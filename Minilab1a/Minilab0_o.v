==> flow/design.v <==
module Minilab0(
	input 		          		CLOCK2_50,
	input 		          		CLOCK3_50,
	input 		          		CLOCK4_50,
	input 		          		CLOCK_50,
	output	reg	     [6:0]		HEX0,
	output	reg	     [6:0]		HEX1,
	output	reg	     [6:0]		HEX2,
	output	reg	     [6:0]		HEX3,
	output	reg	     [6:0]		HEX4,
	output	reg	     [6:0]		HEX5,
	output		     [9:0]		LEDR,
	input 		     [3:0]		KEY,
	input 		     [9:0]		SW
);
localparam DATA_WIDTH = 8;
localparam DEPTH = 8;
localparam FILL = 2'd0;
localparam EXEC = 2'd1;
localparam DONE = 2'd2;
parameter HEX_0 = 7'b1000000;		 
parameter HEX_1 = 7'b1111001;		 
parameter HEX_2 = 7'b0100100;		 
parameter HEX_3 = 7'b0110000;		 
parameter HEX_4 = 7'b0011001;		 
parameter HEX_5 = 7'b0010010;		 
parameter HEX_6 = 7'b0000010;		 
parameter HEX_7 = 7'b1111000;		 
parameter HEX_8 = 7'b0000000;		 
parameter HEX_9 = 7'b0011000;		 
parameter HEX_10 = 7'b0001000;	 
parameter HEX_11 = 7'b0000011;	 
parameter HEX_12 = 7'b1000110;	 
parameter HEX_13 = 7'b0100001;	 
parameter HEX_14 = 7'b0000110;	 
parameter HEX_15 = 7'b0001110;	 
parameter OFF   = 7'b1111111;		 
reg [1:0] state;
reg [DATA_WIDTH-1:0] datain [0:1];
reg [DATA_WIDTH*3-1:0] result;
wire rst_n;
wire [1:0] rden, wren, full, empty;
wire [DATA_WIDTH-1:0] dataout [0:1];
wire [DATA_WIDTH*3-1:0] macout;
genvar i;
generate
  for (i=0; i<2; i=i+1) begin : fifo_gen
    FIFO
    #(
    .DEPTH(DEPTH),
    .DATA_WIDTH(DATA_WIDTH)
    ) input_fifo
    (
    .clk(CLOCK_50),
    .rst_n(rst_n),
    .rden(rden[i]),
    .wren(wren[i]),
    .i_data(datain[i]),
    .o_data(dataout[i]),
    .full(full[i]),
    .empty(empty[i])
    );
  end
endgenerate
MAC
#(
.DATA_WIDTH(DATA_WIDTH)
) mac
(
.clk(CLOCK_50),
.rst_n(rst_n),
.En(&rden),
.Clr(1'b0),
.Ain(dataout[0]),
.Bin(dataout[1]),
.Cout(macout)
);
assign rst_n = KEY[0];
assign wren[0] = state == FILL;
assign wren[1] = wren[0];
assign rden[0] = state == EXEC;
assign rden[1] = rden[0];
integer j;
always @(posedge CLOCK_50 or negedge rst_n) begin
  if (~rst_n) begin
    state <= FILL;
	 result <= {(DATA_WIDTH*3){1'b0}};
	 for (j=0; j<2; j=j+1) begin
	   datain[j] <= {DATA_WIDTH{1'b0}};
	 end
  end
  else begin
    case(state)
	   FILL:
		begin
		  if (full) begin
		    state <= EXEC;
		  end
		  else begin
		    datain[0] <= datain[0] + 5;
			 datain[1] <= datain[1] + 10;
		  end
	   end	
		EXEC:
		begin
		  if (empty) begin
		    state <= DONE;
		  end
		end
		DONE:
		begin
		  result <= macout;
		end
	 endcase
  end
end
always @(*) begin
  if (state == DONE & SW[0]) begin
    case(macout[3:0])
      4'd0: HEX0 = HEX_0;
	   4'd1: HEX0 = HEX_1;
	   4'd2: HEX0 = HEX_2;
	   4'd3: HEX0 = HEX_3;
	   4'd4: HEX0 = HEX_4;
	   4'd5: HEX0 = HEX_5;
	   4'd6: HEX0 = HEX_6;
	   4'd7: HEX0 = HEX_7;
	   4'd8: HEX0 = HEX_8;
	   4'd9: HEX0 = HEX_9;
	   4'd10: HEX0 = HEX_10;
	   4'd11: HEX0 = HEX_11;
	   4'd12: HEX0 = HEX_12;
	   4'd13: HEX0 = HEX_13;
	   4'd14: HEX0 = HEX_14;
	   4'd15: HEX0 = HEX_15;
    endcase
  end
  else begin
    HEX0 = OFF;
  end
end
always @(*) begin
  if (state == DONE & SW[0]) begin
    case(macout[7:4])
      4'd0: HEX1 = HEX_0;
	   4'd1: HEX1 = HEX_1;
	   4'd2: HEX1 = HEX_2;
	   4'd3: HEX1 = HEX_3;
	   4'd4: HEX1 = HEX_4;
	   4'd5: HEX1 = HEX_5;
	   4'd6: HEX1 = HEX_6;
	   4'd7: HEX1 = HEX_7;
	   4'd8: HEX1 = HEX_8;
	   4'd9: HEX1 = HEX_9;
	   4'd10: HEX1 = HEX_10;
	   4'd11: HEX1 = HEX_11;
	   4'd12: HEX1 = HEX_12;
	   4'd13: HEX1 = HEX_13;
	   4'd14: HEX1 = HEX_14;
	   4'd15: HEX1 = HEX_15;
    endcase
  end
  else begin
    HEX1 = OFF;
  end
end
always @(*) begin
  if (state == DONE & SW[0]) begin
    case(macout[11:8])
      4'd0: HEX2 = HEX_0;
	   4'd1: HEX2 = HEX_1;
	   4'd2: HEX2 = HEX_2;
	   4'd3: HEX2 = HEX_3;
	   4'd4: HEX2 = HEX_4;
	   4'd5: HEX2 = HEX_5;
	   4'd6: HEX2 = HEX_6;
	   4'd7: HEX2 = HEX_7;
	   4'd8: HEX2 = HEX_8;
	   4'd9: HEX2 = HEX_9;
	   4'd10: HEX2 = HEX_10;
	   4'd11: HEX2 = HEX_11;
	   4'd12: HEX2 = HEX_12;
	   4'd13: HEX2 = HEX_13;
	   4'd14: HEX2 = HEX_14;
	   4'd15: HEX2 = HEX_15;
    endcase
  end
  else begin
    HEX2 = OFF;
  end
end
always @(*) begin
  if (state == DONE & SW[0]) begin
    case(macout[15:12])
      4'd0: HEX3 = HEX_0;
	   4'd1: HEX3 = HEX_1;
	   4'd2: HEX3 = HEX_2;
	   4'd3: HEX3 = HEX_3;
	   4'd4: HEX3 = HEX_4;
	   4'd5: HEX3 = HEX_5;
	   4'd6: HEX3 = HEX_6;
	   4'd7: HEX3 = HEX_7;
	   4'd8: HEX3 = HEX_8;
	   4'd9: HEX3 = HEX_9;
	   4'd10: HEX3 = HEX_10;
	   4'd11: HEX3 = HEX_11;
	   4'd12: HEX3 = HEX_12;
	   4'd13: HEX3 = HEX_13;
	   4'd14: HEX3 = HEX_14;
	   4'd15: HEX3 = HEX_15;
    endcase
  end
  else begin
    HEX3 = OFF;
  end
end
always @(*) begin
  if (state == DONE & SW[0]) begin
    case(macout[19:16])
      4'd0: HEX4 = HEX_0;
	   4'd1: HEX4 = HEX_1;
	   4'd2: HEX4 = HEX_2;
	   4'd3: HEX4 = HEX_3;
	   4'd4: HEX4 = HEX_4;
	   4'd5: HEX4 = HEX_5;
	   4'd6: HEX4 = HEX_6;
	   4'd7: HEX4 = HEX_7;
	   4'd8: HEX4 = HEX_8;
	   4'd9: HEX4 = HEX_9;
	   4'd10: HEX4 = HEX_10;
	   4'd11: HEX4 = HEX_11;
	   4'd12: HEX4 = HEX_12;
	   4'd13: HEX4 = HEX_13;
	   4'd14: HEX4 = HEX_14;
	   4'd15: HEX4 = HEX_15;
    endcase
  end
  else begin
    HEX4 = OFF;
  end
end
always @(*) begin
  if (state == DONE & SW[0]) begin
    case(macout[23:20])
      4'd0: HEX5 = HEX_0;
	   4'd1: HEX5 = HEX_1;
	   4'd2: HEX5 = HEX_2;
	   4'd3: HEX5 = HEX_3;
	   4'd4: HEX5 = HEX_4;
	   4'd5: HEX5 = HEX_5;
	   4'd6: HEX5 = HEX_6;
	   4'd7: HEX5 = HEX_7;
	   4'd8: HEX5 = HEX_8;
	   4'd9: HEX5 = HEX_9;
	   4'd10: HEX5 = HEX_10;
	   4'd11: HEX5 = HEX_11;
	   4'd12: HEX5 = HEX_12;
	   4'd13: HEX5 = HEX_13;
	   4'd14: HEX5 = HEX_14;
	   4'd15: HEX5 = HEX_15;
    endcase
  end
  else begin
    HEX5 = OFF;
  end
end
assign LEDR = {{8{1'b0}}, state};
endmodule
module FIFO
#(
  parameter DEPTH=8,
  parameter DATA_WIDTH=8
)
(
  input  clk,
  input  rst_n,
  input  rden,
  input  wren,
  input  [DATA_WIDTH-1:0] i_data,
  output [DATA_WIDTH-1:0] o_data,
  output full,
  output empty
);
  logic [DATA_WIDTH-1:0] mem [0:DEPTH-1];
  logic [$clog2(DEPTH):0] wr_ptr;
  logic [$clog2(DEPTH):0] rd_ptr;
  assign full = (wr_ptr[$clog2(DEPTH)] != rd_ptr[$clog2(DEPTH)]) &&
                (wr_ptr[$clog2(DEPTH)-1:0] == rd_ptr[$clog2(DEPTH)-1:0]);
  assign empty = (wr_ptr == rd_ptr);
  assign o_data = mem[rd_ptr[$clog2(DEPTH)-1:0]];
  always @(posedge clk or negedge rst_n) begin
    if (~rst_n) begin
      wr_ptr <= {($clog2(DEPTH)+1){1'b0}};
    end
    else if (wren && !full) begin
      mem[wr_ptr[$clog2(DEPTH)-1:0]] <= i_data;
      wr_ptr <= wr_ptr + 1'b1;
    end
  end
  always @(posedge clk or negedge rst_n) begin
    if (~rst_n) begin
      rd_ptr <= {($clog2(DEPTH)+1){1'b0}};
    end
    else if (rden && !empty) begin
      rd_ptr <= rd_ptr + 1'b1;
    end
  end
endmodule
module MAC #
(
parameter DATA_WIDTH = 8
)
(
input clk,
input rst_n,
input En,
input Clr,
input [DATA_WIDTH-1:0] Ain,
input [DATA_WIDTH-1:0] Bin,
output [DATA_WIDTH*3-1:0] Cout
);
  logic [DATA_WIDTH*3-1:0] accumulator;
  logic [DATA_WIDTH*2-1:0] product;
  assign product = Ain * Bin;
  assign Cout = accumulator;
  always @(posedge clk or negedge rst_n) begin
    if (~rst_n) begin
      accumulator <= {(DATA_WIDTH*3){1'b0}};
    end
    else if (Clr) begin
      accumulator <= {(DATA_WIDTH*3){1'b0}};
    end
    else if (En) begin
      accumulator <= accumulator + product;
    end
  end
endmodule
Step by step through the tools: Minilab0. What the tools print for Minilab0, step after step. Lines are those of the file above, counted from 1. Operators: Yosys type, input widths -> output width; for muxes data width and select width s. Cell names lack the library's common part. The mark -- stands for no value.

Top module: Minilab0. Clock input: CLOCK_50. Standard-cell library: sky130hd. Timing corner: tt_025C_1v80.

Elaborated design. Counts by Yosys on the flattened word-level netlist (proc, flatten, opt, wreduce). Print and check cells are left out. Cells with the same type and inputs are merged into one. Memory sizes are those after Yosys's memory passes, which may raise the word count (mostly to a power of two), join words into wider ones and drop unused or constant bits.

The entry for flip-flop bits (word level) reads 186. The entry for memory bits (read-only) reads 672. The entry for memories reads 6. Input bits: 18. Under output and inout bits stands 52.

Memories: (no name shown) (words 16, width 7, rd ports 1, wr ports 0, RTL line 244) `case(macout[23:20])`; (no name shown) (words 16, width 7, rd ports 1, wr ports 0, RTL line 219) `case(macout[19:16])`; (no name shown) (words 16, width 7, rd ports 1, wr ports 0, RTL line 194) `case(macout[15:12])`; (no name shown) (words 16, width 7, rd ports 1, wr ports 0, RTL line 169) `case(macout[11:8])`; (no name shown) (words 16, width 7, rd ports 1, wr ports 0, RTL line 144) `case(macout[7:4])`; (no name shown) (words 16, width 7, rd ports 1, wr ports 0, RTL line 119) `case(macout[3:0])`.

For add/subtract/negate cells the number is 7. Under multipliers stands 1. The figure for equality and inequality tests is 38. The figure for muxes and demuxes is 11. Bitwise operators: 2. The figure for reductions and logical operators is 36.

Operator list (number): $mul 8x8->16 (1); $pmux 8 s8 (2); $reduce_and 3->1 (17); $eq 3x3->1 const B (16); $mux 7 (6); $add 24x16->24 (1); $eq 3x2->1 const B (8); $add 4x1->4 const B (4); $eq 3x1->1 const B (4); $logic_not 3->1 (4); $eq 4x4->1 (2); $add 8x3->8 const B (1); $add 8x4->8 const B (1); $logic_and 1x1->1 (6); $reduce_bool 2->1 (3); $eq 3x3->1 (2); $logic_not 1->1 (4); $ne 2x2->1 const B (2); $pmux 2 s2 (1); $mux 2 (2); $ne 1x1->1 (2); $eq 2x1->1 const B (1); $eq 2x2->1 const B (1); $logic_not 2->1 (1); $reduce_and 2->1 (1); $and 1x1->1 (1); $not 1->1 (1).

Depth. Longest topological path by Yosys (ltp), each cell counted once; first at word level (registers and memories cut), then after technology mapping (sequential cells cut; the memories' decode and read muxes count).

Under depth in word-level cells stands 5. Under ABC_AREA stands 0. Under gate-level depth with buffers stands 23. Gate-level depth less buffers: 21.

Synthesis result. Source: synth_stat.txt of the flow (Yosys; design flattened, memories mapped). It holds for the ABC_AREA given above (unset counts as 0); a run with the other value may have another netlist.

For cell count the number is 994. The entry for cell area after synthesis reads 11070.6 µm². The figure for area of sequential cells is 5004.8 µm². For flip-flops the number is 176.

Cell types: edfxtp_1 (number 120, total area 3.6E+03 µm²); dfrtp_1 (number 56, total area 1.4E+03 µm²); ha_1 (number 95, total area 1188.64 µm²); fa_1 (number 43, total area 860.826 µm²); inv_1 (number 105, total area 394.128 µm²); nor2_1 (number 70, total area 262.752 µm²); xnor2_1 (number 29, total area 253.994 µm²); nand2_1 (number 66, total area 247.738 µm²); o211ai_1 (number 29, total area 217.709 µm²); o21ai_0 (number 36, total area 180.173 µm²); a21oi_1 (number 34, total area 170.163 µm²); o311ai_0 (number 17, total area 148.893 µm²); nand3_1 (number 28, total area 140.134 µm²); nand2b_1 (number 18, total area 112.608 µm²); a222oi_1 (number 11, total area 110.106 µm²); a21o_1 (number 14, total area 105.101 µm²); xor2_1 (number 11, total area 96.342 µm²); and3_1 (number 15, total area 93.84 µm²).

Not listed: further types 54, cells in them 197. The figures by module come from a second, unflattened synthesis with its own total; it is not the netlist above.

The figure for cells (unflattened synthesis) is 1101. The figure for area total of the unflattened synthesis is 12225.5 µm².

Rows give one instance, submodules left out.

By module: FIFO (times used 2, cells 187, area 3022.9 µm²); MAC #(DATA_WIDTH=8) (times used 1, cells 425, area 3768.6 µm²); Minilab0 (times used 1, cells 302, area 2411.1 µm²).

Path before layout. OpenSTA on the mapped netlist: ideal clock, no wires. The path of least setup slack (recovery checks aside). Input and output delay are each 20% of the period. Register names are those of the netlist, which keeps one name where synthesis merged equal registers.

Kind: flip-flop to flip-flop. From: register fifo_gen[0].input_fifo.rd_ptr[0]. To: register mac.accumulator[11]. Clock period: 5.94 ns. For library setup time the number is 0.069 ns. Launch time at the first pin: 0.000 ns. Arrival time: 5.455 ns. Data required time: 5.871 ns. The figure for path slack is 0.416 ns. The entry for path delay reads 5.524 ns. Driving pins on the path: 21. For synthesis period reached the number is 5.524 ns.

"path delay" = arrival - input delay + setup time. "driving pins on the path" counts driving pins, that of a launching flip-flop among them; a cell with two outputs on the path counts twice. "synthesis period reached" is the clock period less the worst setup slack; recovery checks do not enter. This is arithmetic on one report: input and output delays are still those of the set period (20% each). Between the ends stands the longest chain of elaborated cells between them, by number of cells; it is not shown to be the way that was timed. Of several equally long chains one is given. Each line given opens the expression or statement behind the cell; cells for indexed reads and writes are added by Yosys, which also makes memories of some case tables. A register here has more assigning lines than the two given.

Cells stage by stage: dfrtp_1 -> inv_1 -> ha_1 -> clkbuf_1 -> a222oi_1 -> a21oi_1 -> a221o_1 -> mux2i_4 -> nor2_1 -> fa_1 -> fa_1 -> fa_1 -> inv_1 -> fa_1 -> inv_1 -> ha_1 -> a21o_1 -> a31o_2 -> o21a_1 -> or4_1 -> nand3_1. Under cells in the longest elaborated chain stands 4.

Ends and longest elaborated chain, post-synthesis: from (decl) (RTL line 286) `logic [$clog2(DEPTH):0] rd_ptr;`; from (assign) (RTL line 302) `rd_ptr <= {($clog2(DEPTH)+1){1'b0}};`; from (assign) (RTL line 305) `rd_ptr <= rd_ptr + 1'b1;`; $eq 3x3->1 (RTL line 290) `assign o_data = mem[rd_ptr[$clog2(DEPTH)-1:0]];`; $pmux 8 s8 (RTL line 290); $mul 8x8->16 (RTL line 324); $add 24x16->24 (RTL line 334); to (assign) (RTL line 331) `accumulator <= {(DATA_WIDTH*3){1'b0}};`; to (assign) (RTL line 334); to (decl) (RTL line 322) `logic [DATA_WIDTH*3-1:0] accumulator;`.

Worst path after layout. From the final timing report of record 1: the path of least setup slack in the routed layout; clock arrival at registers is part of the times.

Kind: flip-flop to flip-flop. From: register fifo_gen[0].input_fifo.rd_ptr[1]. To: register mac.accumulator[16]. Clock period: 5.41 ns. For library setup time the number is 0.12 ns. Launch time at the first pin: 0.43 ns. Arrival time: 5.72 ns. Data required time: 5.71 ns. The figure for path slack is -0.01 ns. Driving pins on the path: 22.

Between the ends stands the longest chain of elaborated cells between them, by number of cells; it is not shown to be the way that was timed. Of several equally long chains one is given. A register here has more assigning lines than the two given.

Cells stage by stage: dfrtp_2 -> inv_4 -> ha_4 -> buf_6 -> or3_1 -> buf_6 -> mux2i_4 -> buf_4 -> or2_1 -> fa_1 -> fa_1 -> inv_1 -> ha_1 -> inv_1 -> fa_1 -> fa_1 -> nor2b_2 -> o2111ai_4 -> a211oi_2 -> buf_4 -> nor4_1 -> nand3b_1. Under cells in the longest elaborated chain stands 4.

Ends and longest elaborated chain, post-layout: from (decl) (RTL line 286) `logic [$clog2(DEPTH):0] rd_ptr;`; from (assign) (RTL line 302) `rd_ptr <= {($clog2(DEPTH)+1){1'b0}};`; from (assign) (RTL line 305) `rd_ptr <= rd_ptr + 1'b1;`; $eq 3x3->1 (RTL line 290) `assign o_data = mem[rd_ptr[$clog2(DEPTH)-1:0]];`; $pmux 8 s8 (RTL line 290); $mul 8x8->16 (RTL line 324); $add 24x16->24 (RTL line 334); to (assign) (RTL line 331) `accumulator <= {(DATA_WIDTH*3){1'b0}};`; to (assign) (RTL line 334); to (decl) (RTL line 322) `logic [DATA_WIDTH*3-1:0] accumulator;`.

Ticket comment

Module Minilab0, platform sky130hd: 2 stored runs of the flow (Yosys, OpenROAD) with differing settings, in no particular order. Input and output delays are each 20% of the period that was set; the output load is 0.01 pF. "clock period achieved": clock period set for the run, less the worst setup slack. It is reckoned from that one timing run; input and output delays stay at 20% of the period that was set. "time used up by the worst setup path" means the part of the period allowed to the worst setup path (the constraints hold back 20% at inputs and 20% at outputs) less its slack; where the path has registers, the arrival times of their clocks count too. By "total power of the final layout" is meant OpenSTA's value without simulated activity: inputs other than the clock are taken to toggle once in ten clock periods, and the tool carries that through the logic.

Record 1 has these settings: period_ns 5.41; CORE_UTILIZATION 32; SETUP_SLACK_MARGIN -0.15; PLACE_DENSITY_LB_ADDON 0.02; TNS_END_PERCENT 5; ABC_AREA 0; GPL_TIMING_DRIVEN 1; CTS_CLUSTER_SIZE 56; CAP_MARGIN 0; MIN_ROUTING_LAYER met1; CORE_MARGIN 2; SLEW_MARGIN 20. The measured synthesis area is 11,070.6 µm². The measured std-cell area (final layout) is 13,711.9 µm². For the setup total negative slack the run shows -0.005 ns. For the setup slack of the worst path the run shows -0.005 ns. For the smallest hold slack the run shows 0.490 ns. For the area of the die the run shows 36,100.0 µm². The time used up by the worst setup path reads 5.42 ns. Type of the worst setup path: flip-flop to flip-flop. The measured utilization after routing is 40.0%. The total power of the final layout stands at 2,685 µW. The measured clock period achieved is 5.415 ns.

Record 2 has these settings: period_ns 5.38; CORE_UTILIZATION 37; PLACE_DENSITY_LB_ADDON 0.21; CORE_ASPECT_RATIO 1.94; CELL_PAD_IN_SITES_GLOBAL_PLACEMENT 3; TNS_END_PERCENT 65; CAP_MARGIN 25; MIN_ROUTING_LAYER met2; CORE_MARGIN 2; SLEW_MARGIN 20. The measured synthesis area is 11,070.6 µm². The measured std-cell area (final layout) is 14,029.7 µm². For the setup total negative slack the run shows -0.303 ns. For the setup slack of the worst path the run shows -0.091 ns. For the smallest hold slack the run shows 0.485 ns. For the area of the die the run shows 31,396.9 µm². The time used up by the worst setup path reads 5.47 ns. Type of the worst setup path: flip-flop to flip-flop. The measured utilization after routing is 47.4%. The total power of the final layout stands at 2,740 µW. The measured clock period achieved is 5.471 ns.
